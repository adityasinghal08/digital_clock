==> flow/design.v <==
module digital_clock(
    seconds_out,
    minutes_out,
    hours_out,
    am_pm_out,
    stopwatch_hours_out,
    stopwatch_minutes_out,
    stopwatch_seconds_out,
    alarm_ring_out, 
    Clk_1sec, 
    reset_in, 
    set_time_in, 
    set_hour_in, 
    set_minute_in, 
    set_ampm_in,
    alarm_hour_in,
    alarm_minute_in,
    alarm_ampm_in, 
    stopwatch_on_in,
    stopwatch_reset_in
); 
output [5:0] seconds_out;
output [5:0] minutes_out;
output [3:0] hours_out;
output am_pm_out;
output [3:0] stopwatch_hours_out;
output [5:0] stopwatch_minutes_out;
output [5:0] stopwatch_seconds_out;
output alarm_ring_out; 
input Clk_1sec;  
input reset_in;  
input set_time_in;  
input [3:0] set_hour_in;  
input [5:0] set_minute_in;  
input set_ampm_in;  
input [3:0] alarm_hour_in;
input [5:0] alarm_minute_in;
input alarm_ampm_in;  
input stopwatch_on_in;
input stopwatch_reset_in;
reg [5:0] seconds_out;
reg [5:0] minutes_out;
reg [3:0] hours_out;
reg am_pm_out;
reg [3:0] stopwatch_hours_out;
reg [5:0] stopwatch_minutes_out;
reg [5:0] stopwatch_seconds_out;
reg alarm_ring_out = 0;
always @ (posedge(Clk_1sec), posedge(reset_in), posedge(set_time_in)) begin
    if (reset_in) begin  
        seconds_out = 0;
        minutes_out = 0;
        hours_out = 12;
        am_pm_out = 0; 
    end
    else if (set_time_in) begin  
        seconds_out = 0;
        minutes_out = set_minute_in;
        hours_out = set_hour_in;
        am_pm_out = set_ampm_in; 
    end
    else if (Clk_1sec) begin  
        seconds_out = seconds_out + 1;  
        if (seconds_out == 60) begin  
            seconds_out = 0;  
            minutes_out = minutes_out + 1;  
            if (minutes_out == 60) begin  
                minutes_out = 0;  
                hours_out = hours_out + 1;  
                if (hours_out == 12) begin  
                    am_pm_out = ~am_pm_out;  
                end
                else if (hours_out == 13) begin
                    hours_out = 1;
                end
            end
        end
        alarm_ring_out = !((hours_out^alarm_hour_in) | (minutes_out^alarm_minute_in) | (am_pm_out^alarm_ampm_in));  
    end
end
always @ (posedge(Clk_1sec), posedge(stopwatch_reset_in)) begin
    if (stopwatch_reset_in) begin  
        stopwatch_seconds_out = 0;
        stopwatch_minutes_out = 0;
        stopwatch_hours_out = 0; 
    end
    else if (stopwatch_on_in) begin  
        stopwatch_seconds_out = stopwatch_seconds_out + 1;
        if (stopwatch_seconds_out == 60) begin  
            stopwatch_seconds_out = 0;  
            stopwatch_minutes_out = stopwatch_minutes_out + 1;
            if (stopwatch_minutes_out == 60) begin  
                stopwatch_minutes_out = 0;  
                stopwatch_hours_out = stopwatch_hours_out + 1;
                if (stopwatch_hours_out == 24) begin  
                    stopwatch_hours_out = 0;  
                end
            end
        end
    end
end
endmodule
Tool chain data of digital_clock:

What the tools print for digital_clock, step after step.
Lines are those of the file above, counted from 1.
Operators: Yosys type, input widths -> output width; for muxes data width and select width s.
Library cell names are shortened.
The mark n/a stands for no value.

* top module: digital_clock
* clock input: Clk_1sec
* cell library: sky130hd
* corner: tt_025C_1v80

After elaboration:

Counts by Yosys on the flattened word-level netlist (proc, flatten, opt, wreduce; memories kept). Register bits leave out memories and registers merged into their read ports (data or address); mux counts leave out enables and synchronous resets folded into registers. Print and check cells are left out. Cells with the same type and inputs are merged into one.

* bits in latches: 0
* memory bits (writable): 0
* word width x clocked read ports: 0
* input port bits: 27
* memories kept: 0
* bits in read-only memories: 0
* register bits: 34

* divide/modulo/power cells: 0
* bitwise operators: 9
* reduce/logical cells: 4
* add/sub/neg operators: 6
* magnitude comparators: 0
* multipliers: 0
* shifts and indexed selects: 0
* muxes and demuxes: 24
* eq/ne operators: 6

Operators with widths (number)
* $mux 6: 9
* $mux 4: 8
* $add 6x1->6 const B: 4
* $eq 6x6->1 const B: 4
* $add 4x1->4 const B: 2
* $eq 4x4->1 const B: 2
* $mux 1: 7
* $or 4x6->6: 1
* $or 6x1->6: 1
* $xor 6x6->6: 1
* $not 6->6: 1
* $logic_not 6->1: 1
* $xor 4x4->4: 1
* $not 4->4: 1
* $reduce_and 3->1: 1
* $not 1->1: 2
* $reduce_and 2->1: 1
* $reduce_or 2->1: 1
* $xor 1x1->1: 1

Logic depth:

Depth = most cells in a row (Yosys ltp): at word level without a register or memory, in the mapped netlist without a sequential cell, where the memories' decode and read muxes count.

* depth in word-level cells: 10
* ABC_AREA: 0
* mapped depth: 9

Netlist:

Source: synth_stat.txt of the flow (Yosys; design flattened, memories mapped). It holds for the ABC_AREA given above (unset counts as 0); a run with the other value may have another netlist.

* flip-flop cells: 34
* cells in the netlist: 260
* area of sequential cells: 938.4 sq um
* chip area (Yosys): 2438.6 sq um

Cells by type (number)
* dfrtp_1: 22
* dfbbp_1: 11
* xor2_1: 15
* ha_1: 10
* nand2_1: 32
* xnor2_1: 11
* a21oi_1: 17
* nor2_1: 17
* inv_1: 15
* nand3_1: 11
* o21ai_0: 11
* nand4_1: 7
* mux2i_1: 4
* nor3_1: 8
* edfxtp_1: 1
* a32oi_4: 1
* clkbuf_1: 7
* o2111ai_1: 3

Other cell types: 40; their cells: 57.

Timing after synthesis:

Source: OpenSTA report_checks on the synthesized netlist (no wires, ideal clock, input and output delay 20% of the period each), path of least setup slack; recovery checks are left aside. Register names are those of the netlist, which keeps one name where synthesis merged equal registers.

* path kind: register to register
* start point: reg minutes_out[0]
* end point: reg alarm_ring_out
* clock period: 2.87 ns
* stages: 9
* launch time at the first pin: 0.000 ns
* path slack: 0.303 ns
* library setup time: 0.170 ns
* arrival: 2.398 ns
* delay of the path: 2.568 ns
* synthesis period reached: 2.567 ns

"delay of the path" = arrival - input delay + setup time.
"stages": output pins that drive a net of the path, with the launching flip-flop's if there is one; two outputs of one cell count as two.
"synthesis period reached" is the clock period less the worst setup slack; recovery checks do not enter. This is arithmetic on one report: input and output delays are still those of the set period (20% each).
The rows between start and end are the longest chain of elaborated cells between them; the timing report does not say that the signal goes this way. Where chains are equally long, one stands for them.
Each line given opens the expression or statement behind the cell; cells for indexed reads and writes are added by Yosys, which also makes memories of some case tables.
At most two assigning lines are given for a register; there are more.

* cell sequence: dfbbp_1 ha_1 xor2_1 a2bb2oi_2 or3_4 a2111oi_0 a41o_1 nand4_1 nor4_2
* length of the longest elaborated chain: 8
* elaborated cells between the ends (all ways): 14
* those cells by class: add/sub (1); eq/ne (1); mux (6); logic (5); reduce/logical (1)

Ends and longest elaborated chain, post-synthesis
* from (decl): line 23 `output [5:0] minutes_out;`
* from (assign): line 58 `minutes_out = set_minute_in;`
* from (assign): line 66 `minutes_out = minutes_out + 1;`
* $add 6x1->6: line 66
* $eq 6x6->1: line 67 `if (minutes_out == 60) begin`
* $mux 4: line 67
* $mux 4: line 64 `if (seconds_out == 60) begin`
* $xor 4x4->4: line 78 `alarm_ring_out = !((hours_out^alarm_hour_in) | (minutes_out^alarm_minute_in) | (am_pm_out^alarm_ampm_in));`
* $or 4x6->6: line 78
* $or 6x1->6: line 78
* $logic_not 6->1: line 78
* to (assign): line 78
* to (decl): line 29 `output alarm_ring_out;`

Timing after layout:

Path of least setup slack in the final report of stored run 2 (OpenROAD, finished layout, wires in). Where an end is a register, its clock arrival counts in the times.

* path kind: register to register
* start point: reg minutes_out[0]
* end point: reg alarm_ring_out
* stages: 9
* launch time at the first pin: 0.28 ns
* library setup time: 0.16 ns
* arrival: 2.72 ns
* clock period: 2.63 ns
* path slack: 0.03 ns

The rows between start and end are the longest chain of elaborated cells between them; the timing report does not say that the signal goes this way. Where chains are equally long, one stands for them.
At most two assigning lines are given for a register; there are more.

* cell sequence: dfbbp_1 ha_2 nand3_4 a2bb2oi_4 or3_4 a2111oi_2 a41o_1 nand4_1 nor4_2
* length of the longest elaborated chain: 8
* elaborated cells between the ends (all ways): 14
* those cells by class: add/sub (1); eq/ne (1); mux (6); logic (5); reduce/logical (1)

Ends and longest elaborated chain, post-layout
* from (decl): line 23 `output [5:0] minutes_out;`
* from (assign): line 58 `minutes_out = set_minute_in;`
* from (assign): line 66 `minutes_out = minutes_out + 1;`
* $add 6x1->6: line 66
* $eq 6x6->1: line 67 `if (minutes_out == 60) begin`
* $mux 4: line 67
* $mux 4: line 64 `if (seconds_out == 60) begin`
* $xor 4x4->4: line 78 `alarm_ring_out = !((hours_out^alarm_hour_in) | (minutes_out^alarm_minute_in) | (am_pm_out^alarm_ampm_in));`
* $or 4x6->6: line 78
* $or 6x1->6: line 78
* $logic_not 6->1: line 78
* to (assign): line 78
* to (decl): line 29 `output alarm_ring_out;`

Flow measurements of digital_clock on sky130hd: 2 stored runs with different settings, listed in no order. Input and output delays are each 20% of the period that was set; the output load is 0.01 pF.
"clock period reached" means the clock period less the worst setup slack. The figure is calculated, with input and output delays left at 20% of the set period.
"worst setup path time" means the part of the period allowed to the worst setup path (the constraints hold back 20% at inputs and 20% at outputs) less its slack; where the path has registers, the arrival times of their clocks count too.
By "power" is meant OpenSTA's value without simulated activity: inputs other than the clock are taken to toggle once in ten clock periods, and the tool carries that through the logic.

### Stored run 1

==> flow/run.sh <==
#!/bin/bash
# the make line also repeats the synthesis and layout settings of config.mk as NAME=value (left out here)
make -C /OpenROAD-flow-scripts/flow DESIGN_CONFIG=/design/flow/config.mk WORK_HOME=/design/flow/orfs CLKGATE_MAP_FILE= finish
==> flow/config.mk <==
export PLATFORM = sky130hd
export DESIGN_NAME = digital_clock
export DESIGN_NICKNAME = digital_clock
export VERILOG_FILES = /design/flow/design.v
export SDC_FILE = /design/flow/constraint.sdc
export NUM_CORES = 4
export LEC_CHECK = 0
export ABC_AREA = 0
export CAP_MARGIN = 20
export CELL_PAD_IN_SITES_GLOBAL_PLACEMENT = 2
export CORE_ASPECT_RATIO = 0.59
export CORE_MARGIN = 2
export CORE_UTILIZATION = 72
export CTS_CLUSTER_SIZE = 84
export GPL_ROUTABILITY_DRIVEN = 0
export GPL_TIMING_DRIVEN = 0
export MAX_ROUTING_LAYER = met5
export PLACE_DENSITY_LB_ADDON = 0.04
export SETUP_SLACK_MARGIN = 0.03
export SLEW_MARGIN = 30
export TNS_END_PERCENT = 20
==> flow/constraint.sdc <==
create_clock -name core_clock -period 3.63 [get_ports {Clk_1sec}]
set_input_delay 0.7260 -clock core_clock [delete_from_list [all_inputs] [get_ports {Clk_1sec}]]
set_output_delay 0.7260 -clock core_clock [all_outputs]
set_load 0.01 [all_outputs]

Outcome of stored run 1: did not finish, placement stopped with FLW-0024

### Stored run 2

==> flow/run.sh <==
#!/bin/bash
# the make line also repeats the synthesis and layout settings of config.mk as NAME=value (left out here)
make -C /OpenROAD-flow-scripts/flow DESIGN_CONFIG=/design/flow/config.mk WORK_HOME=/design/flow/orfs CLKGATE_MAP_FILE= finish
==> flow/config.mk <==
export PLATFORM = sky130hd
export DESIGN_NAME = digital_clock
export DESIGN_NICKNAME = digital_clock
export VERILOG_FILES = /design/flow/design.v
export SDC_FILE = /design/flow/constraint.sdc
export NUM_CORES = 4
export LEC_CHECK = 0
export CAP_MARGIN = 20
export CORE_MARGIN = 2
export CORE_UTILIZATION = 40
export SETUP_SLACK_MARGIN = 0.59
export SLEW_MARGIN = 20
==> flow/constraint.sdc <==
create_clock -name core_clock -period 2.63 [get_ports {Clk_1sec}]
set_input_delay 0.5260 -clock core_clock [delete_from_list [all_inputs] [get_ports {Clk_1sec}]]
set_output_delay 0.5260 -clock core_clock [all_outputs]
set_load 0.01 [all_outputs]

Results of stored run 2:
- Total negative slack on setup checks: 0.000 ns
- Clock period reached: 2.599 ns
- Worst hold slack in the final report: 0.471 ns
- Area of the synthesized netlist: 2438.6 sq um
- Standard-cell area after layout: 3583.4 sq um
- Area inside the die boundary: 6737.1 sq um
- Utilization: 60.5 %
- Worst setup path time: 2.60 ns
- Class of the worst setup path: register to register
- Setup slack of the worst path: 0.031 ns
- Power: 1578 µW
